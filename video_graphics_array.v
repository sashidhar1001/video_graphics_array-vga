==> flow/design.v <==
module video_graphics_array(  input wire pix_clk                                     ,
                              input wire reset                                       ,
                              input wire [7:0] input_vga_red                         ,
                              output reg hsync                                       ,
                              output reg vsync                                       ,
                              output reg [7:0] output_vga_red                        ,
                              output reg output_data_valid      
                          )                                                          ;
parameter HACT = 640                                                                 ;  
parameter HFP  = 16                                                                  ;  
parameter HSW  = 96                                                                  ;  
parameter HBP  = 48                                                                  ;  
parameter VACT = 480                                                                 ;  
parameter VFP  = 10                                                                  ;  
parameter VSW  = 2                                                                   ;  
parameter VBP  = 33                                                                  ;  
reg [9:0]x_coordinate                                                                ;
reg [9:0]y_coordinate                                                                ;
reg [1:0]count                                                                       ;
wire [9:0] hsync_1                                                                   ;
wire [9:0] hsync_2                                                                   ;
wire [9:0] hsync_3                                                                   ;
wire hsync_flag                                                                      ;
wire [9:0] vsync_1                                                                   ;
wire [9:0] vsync_2                                                                   ;
wire [9:0] vsync_3                                                                   ;
wire vsync_flag                                                                      ;
assign hsync_1 = HACT+HFP                                                            ;
assign hsync_2 = HACT+HFP+HSW                                                        ;
assign hsync_3 = HACT+HFP+HSW+HBP                                                    ;
assign hsync_flag = ((x_coordinate >= (HACT+HFP)) && (x_coordinate < (HACT+HFP+HSW)));
assign vsync_1 = HACT+HFP                                                            ;
assign vsync_2 = HACT+HFP+HSW                                                        ;
assign vsync_3 = HACT+HFP+HSW+HBP                                                    ;
assign vsync_flag = ((y_coordinate > (VACT+VFP)) && (y_coordinate <=(VACT+VFP+VSW))) ;
integer n                                                                            ;
integer k                                                                            ; 
always @(posedge pix_clk) begin
    if(reset == 1'b1) begin
        output_vga_red      <= 24'b0                                                 ;
        output_data_valid   <= 1'b0                                                  ;
        x_coordinate        <= 10'b1                                                 ;
        y_coordinate        <= 10'b1                                                 ; 
        count               <= 2'b1                                                  ;
    end
    else begin   
         if( x_coordinate == hsync_3 ) begin 
             x_coordinate     <= 10'b0                                               ;
             if( y_coordinate  == vsync_3) begin
                y_coordinate  <= 10'b0                                               ;    
             end
             else begin
                y_coordinate  <= y_coordinate + 10'b1                                ;
             end
        end
        else begin
            if(count == 2'b1) begin
                x_coordinate <= x_coordinate                                         ;
                count<=2'b0                                                          ;
            end
            else begin
               x_coordinate <= x_coordinate + 10'b1                                  ;
            end
        end
    end
    for( k = 0 ;k < 480; k = k + 1'b1 ) begin
             if( (x_coordinate >= 0) && (x_coordinate < HACT) ) begin
                output_data_valid <= 1'b1                                            ;
                output_vga_red    <= input_vga_red                                   ;
             end  
             else if( (x_coordinate > HACT) && (x_coordinate < hsync_1) )begin
                output_data_valid <= 1'b0                                            ;
                output_vga_red    <= 7'b0                                            ;
             end
             else begin
                output_data_valid <= 1'b0                                            ;
                output_vga_red    <= 24'b0                                           ;
             end
        end
end  
always @(posedge pix_clk) begin
    if(reset == 1'b1) begin
        hsync               <= 1'b1                                                  ;
        vsync               <= 1'b1                                                  ;
    end  
    else begin 
        if( hsync_flag ) begin  
            hsync   <= 1'b0                                                          ;
        end
        else begin
            hsync   <= 1'b1                                                          ;
        end 
        if( vsync_flag  ) begin
            vsync   <= 1'b0                                                          ;
        end
        else begin
            vsync   <= 1'b1                                                          ;
        end   
    end
end    
endmodule  
==> Reports on video_graphics_array <==
What the tools print for video_graphics_array, step after step.
Line numbers count from 1 in the design file above.
Operators: Yosys type, input widths -> output width; for muxes data width and select width s.
Cell names lack the library's common part.
{ "design": {"top_module": "video_graphics_array", "clk_port": "pix_clk", "library": "sky130hd", "lib_corner": "tt_025C_1v80"} }

==> Word level <==
Yosys after proc, flatten, opt, wreduce and memory -nomap, before mapping. Memory bits, and registers merged into a memory's read port (data or address), are not among the register bits. Print and check cells are not counted. Equal cells are merged and count once.
{ "word_totals": {"elab_cells": 31, "inputBits": 10, "clocked_rd_ports_x_width": 0, "n_memories": 0, "output_inout_bits": 11, "mem_bits_rw": 0, "latchBits": 0, "register_bits": 32, "rom_bits": 0} }
{ "op_classes": {"multipliers": 0, "shifts": 0, "eq_ne": 3, "bitwise": 1, "n_addsub": 2, "n_reduce_logical": 5, "div": 0, "cmp": 6, "mux": 6} }
{ "op_table": {"columns": ["cell", "n"], "rows": [
  ["$add 10x1->10 const B", 2],
  ["$lt 10x10->1 const B", 2],
  ["$eq 10x10->1 const B", 2],
  ["$ge 10x1->1 const B", 1],
  ["$ge 10x10->1 const B", 1],
  ["$gt 10x9->1 const B", 1],
  ["$le 10x9->1 const B", 1],
  ["$mux 10", 1],
  ["$mux 1", 5],
  ["$logic_and 1x1->1", 3],
  ["$ne 2x2->1 const B", 1],
  ["$reduce_and 2->1", 1],
  ["$reduce_or 2->1", 1],
  ["$not 1->1", 1]
]} }

==> Depth <==
Depth = most cells in a row (Yosys ltp): at word level without a register or memory, in the mapped netlist without a sequential cell, where the memories' decode and read muxes count.
{ "logic_depth": {"word_depth": 3, "abc_area": 0, "mapped_depth": 7, "mapped_depth_nobuf": 6} }

==> Mapped cells and area <==
The flow's flattened synthesis, as Yosys stat reports it; memories are mapped. The netlist is that of the ABC_AREA named above (0 if unset); the other value can give another one.
Totals and module areas in this step are rounded.
{ "mapped": {"cell_count": 150, "mapped_area_um2": 1373, "seq_area_um2": 640.6, "buffers": 6, "ffs": 32} }
{ "types": {"columns": ["type", "n", "type_area_um2"], "rows": [
  ["dfxtp_1", 32, 640.614],
  ["xnor2_1", 11, 96.342],
  ["ha_1", 5, 62.56],
  ["nor2_1", 15, 56.304],
  ["and2_1", 8, 50.048],
  ["nand3_1", 9, 45.043],
  ["nand2_1", 10, 37.536],
  ["nor4_1", 5, 31.28],
  ["a21oi_1", 5, 25.024],
  ["nor3_1", 5, 25.024],
  ["inv_1", 6, 22.522],
  ["nor4bb_1", 2, 20.019],
  ["or3_1", 3, 18.768],
  ["nand4b_1", 2, 17.517],
  ["xor2_1", 2, 17.517],
  ["a211oi_1", 2, 15.014],
  ["a21o_1", 2, 15.014],
  ["clkbuf_1", 4, 15.014]
]} }
Not listed: further types 18, cells in them 22.

==> Timing after synthesis <==
Path of least setup slack by OpenSTA after synthesis, without wires, with an ideal clock, recovery checks aside; 20% of the period is set as input and as output delay. Where synthesis merged equal registers, the netlist keeps one of their names.
{ "synth_path": {"path_kind": "register -> register", "start": "register x_coordinate[2]", "end": "register y_coordinate[2]", "required_time_ns": 2.069, "n_path_buf": 2, "stages": 7, "clock_period_ns": 2.2, "setup_time_ns": 0.131, "path_delay_ns": 2.028, "slack_ns": 0.172, "arrival_time_ns": 1.897, "launch_ns": 0.000, "synth_period_reached_ns": 2.028} }
"path_delay_ns" = arrival - input delay + setup time.
"stages": output pins that drive a net of the path, with the launching flip-flop's if there is one; two outputs of one cell count as two.
"synth_period_reached_ns" = period - worst setup slack (recovery checks aside). The figure is calculated, with input and output delays left at 20% of the set period.
The rows between start and end are the longest chain of elaborated cells between them; the timing report does not say that the signal goes this way. Where chains are equally long, one stands for them.
A line is the first line of the expression or statement that the cell stems from. Yosys adds cells for indexed reads and writes and turns some case tables into memories.
A register here has more assigning lines than the two given.
{ "synth_via": {"cell_sequence": "dfxtp_1 -> or4b_1 -> buf_2 -> or3_4 -> buf_4 -> o21bai_1 -> nor2_1", "elab_chain_len": 1, "cells_between": 1, "lines_between": 1, "classes_between": "eq/ne (1)"} }
{ "synth_lines": {"columns": ["element", "line", "text"], "rows": [
  ["from (decl)", 17, "reg [9:0]x_coordinate                                                                ;"],
  ["from (assign)", 58, "x_coordinate <= x_coordinate                                         ;"],
  ["from (assign)", 62, "x_coordinate <= x_coordinate + 10'b1                                  ;"],
  ["$eq 10x10->1", 47, "if( x_coordinate == hsync_3 ) begin"],
  ["to (assign)", 50, "y_coordinate  <= 10'b0                                               ;"],
  ["to (assign)", 53, "y_coordinate  <= y_coordinate + 10'b1                                ;"],
  ["to (decl)", 18, "reg [9:0]y_coordinate                                                                ;"]
]} }

==> Timing after layout <==
From the final timing report of run A: the path of least setup slack in the routed layout; clock arrival at registers is part of the times.
{ "layout_path": {"path_kind": "register -> register", "start": "register x_coordinate[6]", "end": "register y_coordinate[9]", "required_time_ns": 2.30, "slack_ns": 0.04, "n_path_buf": 0, "arrival_time_ns": 2.26, "launch_ns": 0.33, "setup_time_ns": 0.06, "clock_period_ns": 2.03, "stages": 5} }
The rows between start and end are the longest chain of elaborated cells between them; the timing report does not say that the signal goes this way. Where chains are equally long, one stands for them.
A register here has more assigning lines than the two given.
{ "layout_via": {"cell_sequence": "dfxtp_1 -> or3b_2 -> or3_4 -> or4_1 -> a21oi_1", "elab_chain_len": 1, "cells_between": 1, "lines_between": 1, "classes_between": "eq/ne (1)"} }
{ "layout_lines": {"columns": ["element", "line", "text"], "rows": [
  ["from (decl)", 17, "reg [9:0]x_coordinate                                                                ;"],
  ["from (assign)", 58, "x_coordinate <= x_coordinate                                         ;"],
  ["from (assign)", 62, "x_coordinate <= x_coordinate + 10'b1                                  ;"],
  ["$eq 10x10->1", 47, "if( x_coordinate == hsync_3 ) begin"],
  ["to (assign)", 50, "y_coordinate  <= 10'b0                                               ;"],
  ["to (assign)", 53, "y_coordinate  <= y_coordinate + 10'b1                                ;"],
  ["to (decl)", 18, "reg [9:0]y_coordinate                                                                ;"]
]} }

==> runs of video_graphics_array <==
Measured results for video_graphics_array: 2 stored runs of the Yosys and OpenROAD flow on sky130hd. The settings differ; the order carries no meaning. The constraints put input and output delay at 20% of the set period each and load the outputs with 0.01 pF.
"achievedPeriod_ns": clock period set for the run, less the worst setup slack. It is reckoned from that one timing run; input and output delays stay at 20% of the period that was set.
By "worst_path_ns" is meant the share of the clock period that the worst setup path is allowed (20% is reserved at inputs, 20% at outputs), minus its slack. Clock arrival times at its registers enter into it.
"power_total_uw" rests on the timing tool's default activity at the inputs, not on a simulated workload.
The measured numbers are rounded.

Run A
==> flow/run.sh <==
#!/bin/bash
# the make line also repeats the synthesis and layout settings of config.mk as NAME=value (left out here)
make -C /OpenROAD-flow-scripts/flow DESIGN_CONFIG=/design/flow/config.mk WORK_HOME=/design/flow/orfs CLKGATE_MAP_FILE= finish
==> flow/config.mk <==
export PLATFORM = sky130hd
export DESIGN_NAME = video_graphics_array
export DESIGN_NICKNAME = video_graphics_array
export VERILOG_FILES = /design/flow/design.v
export SDC_FILE = /design/flow/constraint.sdc
export NUM_CORES = 4
export LEC_CHECK = 0
export CAP_MARGIN = 20
export CORE_MARGIN = 2
export CORE_UTILIZATION = 46
export SLEW_MARGIN = 20
==> flow/constraint.sdc <==
create_clock -name core_clock -period 2.03 [get_ports {pix_clk}]
set_input_delay 0.4060 -clock core_clock [delete_from_list [all_inputs] [get_ports {pix_clk}]]
set_output_delay 0.4060 -clock core_clock [all_outputs]
set_load 0.01 [all_outputs]

==> results of run A, as JSON <==
{
  "stdcell_area_um2": 1750,
  "finish.utilization_frac": 0.624,
  "ws_hold_ns": 0.502,
  "tns_setup_ns": 0.000,
  "yosys.chip_area_um2": 1373,
  "design.die.area_um2": 3437,
  "power_total_uw": 1115,
  "worst_path_ns": 1.99,
  "worstPathKind": "register -> register",
  "achievedPeriod_ns": 1.993,
  "ws_setup_ns": 0.037
}

Run B
==> flow/run.sh <==
#!/bin/bash
# the make line also repeats the synthesis and layout settings of config.mk as NAME=value (left out here)
make -C /OpenROAD-flow-scripts/flow DESIGN_CONFIG=/design/flow/config.mk WORK_HOME=/design/flow/orfs CLKGATE_MAP_FILE= finish
==> flow/config.mk <==
export PLATFORM = sky130hd
export DESIGN_NAME = video_graphics_array
export DESIGN_NICKNAME = video_graphics_array
export VERILOG_FILES = /design/flow/design.v
export SDC_FILE = /design/flow/constraint.sdc
export NUM_CORES = 4
export LEC_CHECK = 0
export CAP_MARGIN = 25
export CELL_PAD_IN_SITES_DETAIL_PLACEMENT = 2
export CELL_PAD_IN_SITES_GLOBAL_PLACEMENT = 0
export CORE_MARGIN = 2
export CORE_UTILIZATION = 59
export CTS_CLUSTER_SIZE = 33
export MAX_ROUTING_LAYER = met4
export PLACE_DENSITY_LB_ADDON = 0.13
export SETUP_SLACK_MARGIN = -0.04
export SLEW_MARGIN = 20
export TNS_END_PERCENT = 10
==> flow/constraint.sdc <==
create_clock -name core_clock -period 3.28 [get_ports {pix_clk}]
set_input_delay 0.6560 -clock core_clock [delete_from_list [all_inputs] [get_ports {pix_clk}]]
set_output_delay 0.6560 -clock core_clock [all_outputs]
set_load 0.01 [all_outputs]

==> results of run B, as JSON <==
{
  "outcome": "no results, placement failed with DPL-0033"
}
